==> flow/design.v <==
module sc2bin_fc (
   clk,               
   reset_n,           
   clr,               
   cnt_en,            
   act_en,            
   sc_pos,            
   sc_neg,            
   shft_amt,          
   bin_out            
);
parameter BITWIDTH_INT = 10;       
parameter BITWIDTH_OUT = 8;       
parameter            MAX_SHFT = 4;
parameter            SUBT_REG = 0;
parameter            RELU_REG = 0;
parameter            SHFT_REG = 0;
input                clk;
input                reset_n;
input                clr;
input                cnt_en;
input                act_en;
input                sc_pos;
input                sc_neg;
input [(MAX_SHFT>0 ? $clog2(MAX_SHFT+1)-1:0):0] shft_amt;  
output [BITWIDTH_OUT-1:0] bin_out;
wire                 subt_out;
wire                 subt;
wire [BITWIDTH_INT-1:0]  cnt_out;    
wire [BITWIDTH_INT-1:0]    relu_out;    
   subtractor_fc 
   subtractor_fc (
      .in_pos(sc_pos),
      .in_neg(sc_neg),
      .clk(clk), .reset_n(reset_n),
      .cnt_en(cnt_en),
      .subt_out(subt_out),
      .subt(subt));
   cnt_up_fc #(.BITWIDTH(BITWIDTH_INT))
   cnt_up_fc(
      .sc(subt_out),
      .subt(subt),
      .cnt_en(cnt_en),
      .clk(clk),
      .reset_n(reset_n),
      .clr(clr),
      .cnt_out(cnt_out));
   relu #(.BITWIDTH(BITWIDTH_INT),
          .RELU_REG(RELU_REG))    
   rect_lin_fc (
      .relu_in(cnt_out),
      .act_en(act_en),
      .clk(clk), .reset_n(reset_n),
      .relu_out(relu_out));
   shft_left #(.BITWIDTH_IN(BITWIDTH_INT),    
               .BITWIDTH_OUT(BITWIDTH_OUT),
               .MAX_SHFT(MAX_SHFT),
               .SHFT_REG(SHFT_REG))
   shft_fc(
      .shft_in(relu_out),
      .shft_amt(shft_amt),
      .act_en(act_en), .clk(clk), .reset_n(reset_n),
      .shft_out(bin_out));
endmodule
module cnt_up_fc
   #(
      parameter BITWIDTH = 8
   )
   (
      input       sc,
      input subt,
      input cnt_en, clk, reset_n,
      input clr,
      output [BITWIDTH-1:0] cnt_out
   );
   reg [BITWIDTH-1:0] cnt_val;
   assign cnt_out = cnt_val;
   always @(posedge clk or negedge reset_n) begin
      if(~reset_n) begin
         cnt_val <= 0;
      end 
      else begin
         if (clr) begin
            cnt_val <= 0;
         end
         else if(cnt_en) begin
            cnt_val <= subt ? (cnt_val - sc) : (cnt_val + sc);
         end
      end
   end
endmodule
module subtractor_fc
   (
      input clk, reset_n,
      input       in_pos, in_neg,
      input cnt_en, 
      output       subt_out,
      output subt
   );
   assign subt_out = in_pos ^ in_neg;
   assign subt = in_neg ;
endmodule
module relu
   #(
      parameter BITWIDTH = 8,
      parameter RELU_REG = 0
   )
   (
      input clk, reset_n,
      input [BITWIDTH-1:0] relu_in,
      input act_en, 
      output [BITWIDTH-1:0] relu_out
   );
   generate
      if(RELU_REG) begin : gen_relu_reg
         reg [BITWIDTH:0] relu_val;
         always @(posedge clk or negedge reset_n) begin
            if(~reset_n) begin
               relu_val <= 0;
            end
            else begin
               relu_val <= (relu_in[BITWIDTH-1] == 0) & act_en ? relu_in[BITWIDTH-1:0] : 0;
            end
         end
         assign relu_out = relu_val;
      end
      else begin : gen_relu_noreg
         assign relu_out = (relu_in[BITWIDTH-1] == 0) & act_en ? relu_in[BITWIDTH-1:0] : 0;
      end
   endgenerate
endmodule
module shft_left
   #(
      parameter BITWIDTH_IN = 10,
      parameter BITWIDTH_OUT = 8,
      parameter MAX_SHFT = 4,
      parameter SHFT_REG = 0
   )
   (
      input clk, reset_n,
      input [BITWIDTH_IN-1:0] shft_in,
      input [(MAX_SHFT>0 ? $clog2(MAX_SHFT+1)-1:0):0] shft_amt,
      input act_en, 
      output [BITWIDTH_OUT-1:0] shft_out
   );
   wire [BITWIDTH_IN+MAX_SHFT-1:0] shft_int;
   reg [BITWIDTH_OUT-1:0] shft_trunc;
   assign shft_int = {shft_in, {MAX_SHFT{1'b0}}};
   always @(*) begin
      if (shft_amt < 5) begin
         shft_trunc = shft_int[MAX_SHFT+BITWIDTH_OUT-shft_amt-1 -: BITWIDTH_OUT];
      end
      else if (shft_amt < 7) begin
         shft_trunc = shft_int[MAX_SHFT+BITWIDTH_OUT+shft_amt-5 -: BITWIDTH_OUT];
      end
      else begin
         shft_trunc = shft_int[MAX_SHFT+BITWIDTH_OUT-1 -: BITWIDTH_OUT];
      end
   end
   assign shft_out = shft_trunc;
endmodule
-- Tool chain data of sc2bin_fc
Tool output for the design above, in the order of the flow.
Line numbers count from 1 in the design file above.
Cell names lack the library's common part.
Not given: n/a
- top module: sc2bin_fc
- clock input: clk
- library: sky130hd
- corner: tt_025C_1v80

-- Word level
Source: Yosys, flattened and elaborated, memories not mapped. Widths are those after wreduce. Registers that Yosys merges into a memory's read port (data or address) are not register bits. Print and check cells do not count. Equal cells are merged and count once.
- output and inout port bits at 8
- noted flip-flop bits (word level): 10
- elaborated cells: 25
- $add $sub $neg: 10
- muxes and demuxes: 6
- noted shift operators: 2
- noted bitwise gates (word level): 3
- noted $lt $le $gt $ge: 2
- noted reduce/logical cells: 1
- operators with widths (kind ; number):
    14-bit by 32-bit variable part select with 8-bit output ; 2
    32-bit by 1-bit adder with 32-bit output with constant B ; 2
    32-bit by 4-bit subtractor with 32-bit output with constant B ; 2
    10-bit 2-to-1 mux ; 4
    32-bit by 1-bit subtractor with 32-bit output with constant B ; 1
    32-bit by 3-bit subtractor with 32-bit output with constant B ; 1
    8-bit 2-to-1 mux ; 2
    10-bit by 1-bit adder with 10-bit output ; 1
    10-bit by 1-bit subtractor with 10-bit output ; 1
    3-bit < comparator with constant B ; 2
    4-bit by 3-bit adder with 5-bit output with constant A ; 1
    4-bit by 3-bit subtractor with 5-bit output with constant A ; 1
    2-bit nonzero test ; 1
    1-bit bitwise AND ; 1
    1-bit bitwise XOR ; 1
    1-bit NOT ; 1

-- Depth
Yosys ltp: most cells in a row. Word level: on the elaborated netlist, between registers, memories and ports. Mapped: between sequential cells and ports; inverters and the memories' decode and read muxes count.
- word-level depth: 7
- ABC_AREA: 0
- mapped depth: 10

-- Synthesis result
Yosys stat after the flow's synthesis: flattened, memories mapped to cells. It holds for the ABC_AREA given above (unset counts as 0); a run with the other value may have another netlist.
Totals and module areas in this step are rounded.
- cells by type (type ; number ; total area (µm²)):
    dfrtp_1 ; 10 ; 250.24
    ha_1 ; 11 ; 137.632
    mux2i_1 ; 11 ; 110.106
    a21oi_1 ; 20 ; 100.096
    nor2_1 ; 22 ; 82.579
    o21a_1 ; 9 ; 67.565
    mux2_2 ; 5 ; 56.304
    o21ai_0 ; 10 ; 50.048
    nand2_1 ; 13 ; 48.797
    nand3_1 ; 9 ; 45.043
    nor3_1 ; 7 ; 35.034
    or3b_2 ; 4 ; 35.034
    clkbuf_1 ; 9 ; 33.782
    nand3b_1 ; 4 ; 30.029
    inv_1 ; 7 ; 26.275
    nor3b_1 ; 3 ; 22.522
    o211ai_1 ; 3 ; 22.522
    o21bai_1 ; 3 ; 22.522
Not listed: further types 36, cells in them 49.
- sequential part of the area at 250 µm²
- mapped area: 1590 µm²
- noted mapped flip-flops: 10
- noted standard cells after synthesis: 209
The figures by module come from a second, unflattened synthesis with its own total; it is not the netlist above.
- cell total of the unflattened synthesis: 223
- area (unflattened synthesis): 1910 µm²
Each row is one instance without its submodules.
- modules (module ; instances ; cells ; seq. area (µm²) ; area (µm²)):
    shft_left ; 1 ; 130 ; 0.0 ; 1030
    cnt_up_fc #(BITWIDTH=10) ; 1 ; 80 ; 250 ; 769
    relu ; 1 ; 11 ; 0.0 ; 90.1
    subtractor_fc ; 1 ; 2 ; 0.0 ; 16.3
    sc2bin_fc ; 1 ; 0 ; 0.0 ; 0.0

-- Worst setup path after synthesis
Path of least setup slack by OpenSTA after synthesis, without wires, with an ideal clock, recovery checks aside; 20% of the period is set as input and as output delay. Where synthesis merged equal registers, the netlist keeps one of their names.
- kind: input port to output port
- start point: input port shft_amt[0]
- end point: output port bin_out[3]
- input delay: 0.722 ns
- data required time: 2.888 ns
- noted data arrival time: 2.713 ns
- path delay: 1.991 ns
- slack: 0.175 ns
- stages: 9
- time at the first pin at 0.722 ns
- clock period: 3.61 ns
- path buffers at 2
- synthesis period reached at 3.435 ns
"path delay" is the arrival time less input delay plus setup time.
At an output port there is no setup time.
"stages" counts driving pins, that of a launching flip-flop among them; a cell with two outputs on the path counts twice.
"synthesis period reached" is the clock period less the worst setup slack; recovery checks do not enter. This is arithmetic on one report: input and output delays are still those of the set period (20% each).
The rows between start and end are the longest chain of elaborated cells between them; the timing report does not say that the signal goes this way. Where chains are equally long, one stands for them.
A line is the first line of the expression or statement that the cell stems from. Yosys adds cells for indexed reads and writes and turns some case tables into memories.
- cells stage by stage: buf_2 -> buf_2 -> clkinv_1 -> ha_1 -> xnor2_2 -> nand4_1 -> o22a_1 -> mux2_2 -> a22oi_1
- length of the longest elaborated chain at 7
- ends and longest elaborated chain, after synthesis (item ; line ; source):
    from (decl) ; 25 ; input [(MAX_SHFT>0 ? $clog2(MAX_SHFT+1)-1:0):0] shft_amt;
    4-bit by 3-bit adder with 5-bit output ; 154 ; shft_trunc = shft_int[MAX_SHFT+BITWIDTH_OUT+shft_amt-5 -: BITWIDTH_OUT];
    32-bit by 3-bit subtractor with 32-bit output ; 154 ;
    32-bit by 1-bit adder with 32-bit output ; 154 ;
    32-bit by 4-bit subtractor with 32-bit output ; 154 ;
    14-bit by 32-bit variable part select with 8-bit output ; 154 ;
    8-bit 2-to-1 mux ; 153 ; else if (shft_amt < 7) begin
    8-bit 2-to-1 mux ; 150 ; if (shft_amt < 5) begin
    to (decl) ; 26 ; output [BITWIDTH_OUT-1:0] bin_out;

-- Path in the finished layout
Path of least setup slack in the final report of record 1 (OpenROAD, finished layout, wires in). Where an end is a register, its clock arrival counts in the times.
- kind: input port to output port
- start point: input port shft_amt[0]
- end point: output port bin_out[1]
- data required time: 2.45 ns
- noted data arrival time: 2.39 ns
- input delay: 0.61 ns
- path buffers at 5
- time at the first pin at 0.61 ns
- clock period: 3.06 ns
- slack: 0.06 ns
- stages: 11
The rows between start and end are the longest chain of elaborated cells between them; the timing report does not say that the signal goes this way. Where chains are equally long, one stands for them.
- cells stage by stage: clkdlybuf4s15_1 -> buf_6 -> buf_8 -> clkinv_8 -> ha_4 -> xnor2_4 -> buf_6 -> o22a_1 -> nand2b_1 -> a21oi_1 -> clkdlybuf4s15_1
- length of the longest elaborated chain at 7
- ends and longest elaborated chain, after layout (item ; line ; source):
    from (decl) ; 25 ; input [(MAX_SHFT>0 ? $clog2(MAX_SHFT+1)-1:0):0] shft_amt;
    4-bit by 3-bit adder with 5-bit output ; 154 ; shft_trunc = shft_int[MAX_SHFT+BITWIDTH_OUT+shft_amt-5 -: BITWIDTH_OUT];
    32-bit by 3-bit subtractor with 32-bit output ; 154 ;
    32-bit by 1-bit adder with 32-bit output ; 154 ;
    32-bit by 4-bit subtractor with 32-bit output ; 154 ;
    14-bit by 32-bit variable part select with 8-bit output ; 154 ;
    8-bit 2-to-1 mux ; 153 ; else if (shft_amt < 7) begin
    8-bit 2-to-1 mux ; 150 ; if (shft_amt < 5) begin
    to (decl) ; 26 ; output [BITWIDTH_OUT-1:0] bin_out;

# Flow runs of sc2bin_fc

Design sc2bin_fc on sky130hd. What follows are 2 stored runs of the flow, each under its own settings; their order means nothing. The constraints put input and output delay at 20% of the set period each and load the outputs with 0.01 pF.
"clock period achieved" is the run's clock period less its worst setup slack. It is reckoned from that one timing run; input and output delays stay at 20% of the period that was set.
"critical setup path time" is the time allowed to the run's worst setup path (the clock period less input and output delay, where it has them) less its slack. Clock arrival times count: a late capture clock shortens it, a late launch clock lengthens it.
"power consumption" rests on the timing tool's default activity at the inputs, not on a simulated workload.
Measured values are rounded.

Record 1

==> flow/run.sh <==
#!/bin/bash
# the make line also repeats the synthesis and layout settings of config.mk as NAME=value (left out here)
make -C /OpenROAD-flow-scripts/flow DESIGN_CONFIG=/design/flow/config.mk WORK_HOME=/design/flow/orfs CLKGATE_MAP_FILE= finish
==> flow/config.mk <==
export PLATFORM = sky130hd
export DESIGN_NAME = sc2bin_fc
export DESIGN_NICKNAME = sc2bin_fc
export VERILOG_FILES = /design/flow/design.v
export SDC_FILE = /design/flow/constraint.sdc
export NUM_CORES = 4
export LEC_CHECK = 0
export CAP_MARGIN = 20
export CORE_MARGIN = 2
export CORE_UTILIZATION = 16
export GPL_ROUTABILITY_DRIVEN = 1
export GPL_TIMING_DRIVEN = 0
export MAX_ROUTING_LAYER = met4
export PLACE_DENSITY = 0.91
export SLEW_MARGIN = 15
==> flow/constraint.sdc <==
create_clock -name core_clock -period 3.06 [get_ports {clk}]
set_input_delay 0.6120 -clock core_clock [delete_from_list [all_inputs] [get_ports {clk}]]
set_output_delay 0.6120 -clock core_clock [all_outputs]
set_load 0.01 [all_outputs]

Measured in record 1:
- noted the synthesis area: 1590 µm²
- area of the die at 10700 µm²
- standard-cell area after routing: 2210 µm²
- final design utilization at 0.228
- noted the setup slack of the critical path: 0.056 ns
- sum of negative setup slack: 0.000 ns
- post-route worst hold slack at 0.637 ns
- noted the power consumption: 0.972 mW
- clock period achieved at 3.004 ns
- critical setup path time at 1.78 ns
- worst setup path type: input port to output port

Record 2

==> flow/run.sh <==
#!/bin/bash
# the make line also repeats the synthesis and layout settings of config.mk as NAME=value (left out here)
make -C /OpenROAD-flow-scripts/flow DESIGN_CONFIG=/design/flow/config.mk WORK_HOME=/design/flow/orfs CLKGATE_MAP_FILE= finish
==> flow/config.mk <==
export PLATFORM = sky130hd
export DESIGN_NAME = sc2bin_fc
export DESIGN_NICKNAME = sc2bin_fc
export VERILOG_FILES = /design/flow/design.v
export SDC_FILE = /design/flow/constraint.sdc
export NUM_CORES = 4
export LEC_CHECK = 0
export CAP_MARGIN = 20
export CELL_PAD_IN_SITES_DETAIL_PLACEMENT = 0
export CORE_ASPECT_RATIO = 0.72
export CORE_MARGIN = 6
export CORE_UTILIZATION = 53
export GPL_ROUTABILITY_DRIVEN = 0
export GPL_TIMING_DRIVEN = 0
export HOLD_SLACK_MARGIN = 0.05
export PLACE_DENSITY_LB_ADDON = 0.1
export SETUP_SLACK_MARGIN = 0.13
export SLEW_MARGIN = 10
export TNS_END_PERCENT = 100
==> flow/constraint.sdc <==
create_clock -name core_clock -period 3.78 [get_ports {clk}]
set_input_delay 0.7560 -clock core_clock [delete_from_list [all_inputs] [get_ports {clk}]]
set_output_delay 0.7560 -clock core_clock [all_outputs]
set_load 0.01 [all_outputs]

Measured in record 2:
- noted the synthesis area: 1590 µm²
- area of the die at 4470 µm²
- standard-cell area after routing: 1950 µm²
- final design utilization at 0.702
- noted the setup slack of the critical path: 0.401 ns
- sum of negative setup slack: 0.000 ns
- post-route worst hold slack at 0.624 ns
- noted the power consumption: 0.752 mW
- clock period achieved at 3.379 ns
- critical setup path time at 1.87 ns
- worst setup path type: input port to output port
